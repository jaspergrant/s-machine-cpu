==> flow/design.v <==
`timescale 1ns / 1ns
module CPU (
    input [15:0] inst,
    input clk,
    input enable,
    input [15:0] data_in_memory,
    output reg read_write_memory,
    output reg [15:0] data_out_memory,
    output reg [8:0] addr,
    output reg [7:0] PC
);
    reg Z = 0, N = 0, C = 0;
    reg [15:0] register_A;
  	reg [15:0] register_B;
    reg [15:0] register_temp = 0;
    reg TempBranch;  
    reg [7:0] carry_matrix = 8'b11010100; 
    initial begin
      	register_A = 0;
      	register_B = 0;
        PC = 0;
    end
    always @(posedge clk) begin
        if(enable == 1'b1) begin
            PC = PC + 1;
            register_temp = register_A;
            case(inst[15:12])
                4'b0010:  
                begin
                    if(inst[11]) begin
                        register_B = register_B + inst[7:0];
                    end
                    else begin
                        register_A = register_A + inst[7:0];
                    end
                    Z = register_A == 0;
                    N = register_A[15];
                    C = carry_matrix[{register_temp[15], register_B[15], register_A[15]}];
                end
                4'b0100:  
                begin
                    register_A = register_A + register_B;
                    Z = register_A == 0;
                    N = register_A[15];
                    C = carry_matrix[{register_temp[15], register_B[15], register_A[15]}];
                end
                4'b0101:  
                begin
                    register_A = register_A - register_B;
                    Z = register_A == 0;
                    N = register_A[15];
                    C = carry_matrix[{register_temp[15], register_B[15], register_A[15]}];
                end
                4'b0110:  
                begin
                    register_A = register_A | register_B;
                    Z = register_A == 0;
                    N = register_A[15];
                    C = carry_matrix[{register_temp[15], register_B[15], register_A[15]}];
                end
                4'b0111:  
                begin
                    register_A = register_A & register_B;
                    Z = register_A == 0;
                    N = register_A[15];
                    C = carry_matrix[{register_temp[15], register_B[15], register_A[15]}];
                end
                4'b1000:  
                begin
                    register_A = register_A ^ register_B;
                    Z = register_A == 0;
                    N = register_A[15];
                    C = carry_matrix[{register_temp[15], register_B[15], register_A[15]}];
                end
                4'b1001:  
                begin
                    C = register_A[0];
                    register_A = {1'b0, register_A[15:1]};
                end
                4'b1010:  
                begin
                    register_B = register_A;
                end
                4'b1011:  
                begin
                    register_A = register_B;
                    register_B = register_temp;
                end
                4'b1100:  
                begin
                    register_temp = register_A - register_B;
                    Z = register_temp == 0;
                    N = register_temp[15];
                    C = carry_matrix[{register_A[15], register_B[15], register_temp[15]}];
                end
                4'b1101:  
                begin
                    Z = inst[10] ? 1 : Z;
                    N = inst[9] ? 1 : N;
                    C = inst[8] ? 1 : C;
                end
                4'b1110:  
                begin
                    Z = inst[10] ? 0 : Z;
                    N = inst[9] ? 0 : N;
                    C = inst[8] ? 0 : C;
                end
                4'b0000:  
                begin
                    if(inst[11]) begin
                        if(inst[10]) begin
                        register_B = inst[9] ? {inst[7:0], 8'b00000000} : {8'b00000000, inst[7:0]};
                        end
                        else begin
                            read_write_memory = 0;
                            addr = inst[8:0];
                            #3
                            register_B = data_in_memory;
                        end
                    end
                    else begin
                        if(inst[10]) begin
                        register_A = inst[9] ? {inst[7:0], 8'b00000000} : {8'b00000000, inst[7:0]};
                        end
                        else begin
                            read_write_memory = 0;
                            addr = inst[8:0];
                            #3
                            register_A = data_in_memory;
                        end
                    end
                end
                4'b0001:  
                begin
                    read_write_memory = 1;
                    addr = inst[8:0];
                    data_out_memory = inst[11] ? register_B : register_A;
                end
                4'b0011:  
                begin
                    TempBranch = 0;
                    if (inst[11] == 0) begin
                        if (inst[10] == Z |
                        inst[9] == N |
                        inst[8] == C) begin
                        TempBranch = 1;
                        end
                        else
                        if (inst[10] == 0 &&
                            inst[9] == 0 &&
                            inst[8] == 0)begin
                            TempBranch = 1;
                        end
                    end
                    else begin
                        if ((inst[10] == 1 && Z == 0) |
                            (inst[9] == 1 && N == 0) |
                            (inst[8] == 1 && C == 0)) begin
                            TempBranch = 1;
                        end
                        if (inst[10] == 1 &&
                            inst[9] == 1 &&
                            inst[8] == 1) begin
                            TempBranch = 1;
                        end
                    end
                    if (TempBranch == 1) begin
                    PC = inst[7:0];
                    end
                end
            endcase
        end
    end
endmodule
## From RTL to reports: CPU

The steps from the RTL of CPU to its reports follow in flow order.
Lines are those of the file above, counted from 1.
Operators: Yosys type, input widths -> output width; for muxes data width and select width s.
Not given: -

- Top module: CPU
- Clock: clk
- Standard-cell library: sky130hd
- Library corner: tt_025C_1v80

## After elaboration

Source: Yosys, flattened and elaborated, memories not mapped. Widths are those after wreduce. Registers that Yosys merges into a memory's read port (data or address) are not register bits. Print and check cells do not count. Equal cells are merged and count once.

- Output and inout port bits: 34
- Memories kept: 0
- Bits in writable memories: 0
- Register bits after elaboration: 69
- Bits in latches: 0
- Word width x clocked read ports: 0
- Elaborated cells: 125
- Input bits: 34
- Bits in read-only memories: 0

- Multipliers: 0
- Eq/ne operators: 27
- Reduce/logical cells: 29
- Magnitude comparators: 0
- $add $sub $neg: 5
- Multiplexer cells: 35
- Shift-type cells: 6
- Bitwise logic cells: 13
- Div/mod/pow operators: 0

Operators with widths:

| cell | number |
|---|---|
| $mux 16 | 11 |
| $pmux 16 s9 | 1 |
| $logic_not 16->1 | 6 |
| $shiftx 8x3->1 const A | 6 |
| $pmux 16 s3 | 1 |
| $add 16x8->16 | 2 |
| $eq 4x4->1 const B | 7 |
| $ne 2x2->1 const B | 9 |
| $reduce_bool 9->1 | 2 |
| $pmux 9 s2 | 1 |
| $add 16x16->16 | 1 |
| $sub 16x16->16 | 1 |
| $and 16x16->16 | 1 |
| $or 16x16->16 | 1 |
| $xor 16x16->16 | 1 |
| $eq 4x3->1 const B | 4 |
| $reduce_and 4->1 | 4 |
| $pmux 1 s8 | 2 |
| $mux 8 | 2 |
| $mux 1 | 14 |
| $reduce_and 3->1 | 3 |
| $pmux 1 s9 | 1 |
| $mux 9 | 1 |
| $eq 4x2->1 const B | 2 |
| $add 8x1->8 const B | 1 |
| $reduce_bool 8->1 | 1 |
| $logic_and 1x1->1 | 7 |
| $not 1->1 | 6 |

Not listed: further kinds 10, cells in them 16.

## Depth

Depth = most cells in a row (Yosys ltp): at word level without a register or memory, in the mapped netlist without a sequential cell, where the memories' decode and read muxes count.

- Depth after elaboration: 11
- ABC_AREA: 0
- Gate-level depth with buffers: 13
- Gate-level depth less buffers: 12

## Synthesis result

Yosys stat after the flow's synthesis: flattened, memories mapped to cells. It holds for the ABC_AREA given above (unset counts as 0); a run with the other value may have another netlist.

Cell types:

| cell | number | area in all (um^2) |
|---|---|---|
| sky130_fd_sc_hd__edfxtp_1 | 69 | 2.07E+03 |
| sky130_fd_sc_hd__ha_1 | 70 | 875.84 |
| sky130_fd_sc_hd__xnor2_1 | 44 | 385.37 |
| sky130_fd_sc_hd__nand2_1 | 89 | 334.07 |
| sky130_fd_sc_hd__a21oi_1 | 65 | 325.312 |
| sky130_fd_sc_hd__o21ai_0 | 48 | 240.23 |
| sky130_fd_sc_hd__nor2_1 | 61 | 228.97 |
| sky130_fd_sc_hd__inv_1 | 54 | 202.694 |
| sky130_fd_sc_hd__a22oi_1 | 25 | 187.68 |
| sky130_fd_sc_hd__a221o_1 | 14 | 140.134 |
| sky130_fd_sc_hd__xor2_1 | 14 | 122.618 |
| sky130_fd_sc_hd__clkbuf_1 | 32 | 120.115 |
| sky130_fd_sc_hd__nand3_1 | 24 | 120.115 |
| sky130_fd_sc_hd__nor4_1 | 18 | 112.608 |
| sky130_fd_sc_hd__nor3_1 | 22 | 110.106 |
| sky130_fd_sc_hd__a221oi_1 | 11 | 96.342 |
| sky130_fd_sc_hd__a21o_1 | 12 | 90.086 |
| sky130_fd_sc_hd__a211oi_1 | 11 | 82.579 |

Not listed: further types 60, cells in them 185.

- Flip-flop cells: 69
- Chip area (Yosys): 7332.0 um^2
- Buffer cells: 50
- Mapped cells: 868
- Sequential area: 2072.0 um^2

## Worst setup path after synthesis

Path of least setup slack by OpenSTA after synthesis, without wires, with an ideal clock, recovery checks aside; 20% of the period is set as input and as output delay. Where synthesis merged equal registers, the netlist keeps one of their names.

- Path type: flip-flop to flip-flop
- Start point: reg register_A[12]
- End point: reg C
- Delay of the path: 3.014 ns
- Path buffers: 2
- Driving pins on the path: 14
- Library setup time: 0.167 ns
- Time at the first pin: 0.000 ns
- Period: 3.17 ns
- Path slack: 0.156 ns
- Data arrival time: 2.847 ns
- Data required time: 3.003 ns
- Synthesis period reached: 3.014 ns

"delay of the path" = arrival - input delay + setup time.
"driving pins on the path": output pins that drive a net of the path, with the launching flip-flop's if there is one; two outputs of one cell count as two.
"synthesis period reached" = period - worst setup slack (recovery checks aside). The figure is calculated, with input and output delays left at 20% of the set period.
The rows between start and end are the longest chain of elaborated cells between them; the timing report does not say that the signal goes this way. Where chains are equally long, one stands for them.
Each line given opens the expression or statement behind the cell; cells for indexed reads and writes are added by Yosys, which also makes memories of some case tables.
A register here has more assigning lines than the two given.

- Cells stage by stage: sky130_fd_sc_hd__edfxtp_1 > sky130_fd_sc_hd__clkbuf_1 > sky130_fd_sc_hd__inv_1 > sky130_fd_sc_hd__ha_1 > sky130_fd_sc_hd__buf_2 > sky130_fd_sc_hd__and4_1 > sky130_fd_sc_hd__a21oi_1 > sky130_fd_sc_hd__o21ai_0 > sky130_fd_sc_hd__or4_4 > sky130_fd_sc_hd__nand3_2 > sky130_fd_sc_hd__nand2_2 > sky130_fd_sc_hd__o31ai_1 > sky130_fd_sc_hd__o31ai_1 > sky130_fd_sc_hd__a221oi_2
- Length of the longest elaborated chain: 6
- Elaborated cells between the ends (all ways): 10
- Classes of those cells: 3 x add/sub; 3 x shift; 4 x mux

RTL lines, path after synthesis:

| item | line | source |
|---|---|---|
| start, declared | 13 | `reg [15:0] register_A;` |
| start, assigned | 34 | `register_A = register_A + inst[7:0];` |
| start, assigned | 42 | `register_A = register_A + register_B;` |
| $add 16x8->16 | 34 |  |
| $mux 16 | 30 | `if(inst[11]) begin` |
| $mux 16 | 27 | `case(inst[15:12])` |
| $mux 16 | 24 | `if(enable == 1'b1) begin` |
| $shiftx 8x3->1 | 38 | `C = carry_matrix[{register_temp[15], register_B[15], register_A[15]}];` |
| $pmux 1 s9 | 27 |  |
| end, assigned | 38 |  |
| end, assigned | 45 | `C = carry_matrix[{register_temp[15], register_B[15], register_A[15]}];` |
| end, declared | 12 | `reg Z = 0, N = 0, C = 0;` |

Memo
Re: implementation data of CPU

CPU through Yosys and OpenROAD on sky130hd: 2 stored runs, unordered, with their settings. The constraints put input and output delay at 20% of the set period each and load the outputs with 0.01 pF.
Among the settings, -- means not set for that run.

| name | record 1 | record 2 |
|---|---|---|
| period_ns | 2.48 | 5.42 |
| CORE_UTILIZATION | 55 | 72 |
| SETUP_SLACK_MARGIN | -0.21 | 0.91 |
| PLACE_DENSITY_LB_ADDON | 0.11 | -- |
| CORE_ASPECT_RATIO | 0.9 | 1.22 |
| CELL_PAD_IN_SITES_GLOBAL_PLACEMENT | 0 | -- |
| SLEW_MARGIN | 5 | 40 |
| CAP_MARGIN | 20 | 20 |
| CORE_MARGIN | 2 | 2 |
| HOLD_SLACK_MARGIN | -- | -0.07 |
| GPL_ROUTABILITY_DRIVEN | -- | 1 |
| CTS_CLUSTER_SIZE | -- | 32 |
| MIN_ROUTING_LAYER | -- | met2 |

Record 1: no results, routing failed with GRT-0232
Record 2: no results, routing failed with GRT-0116
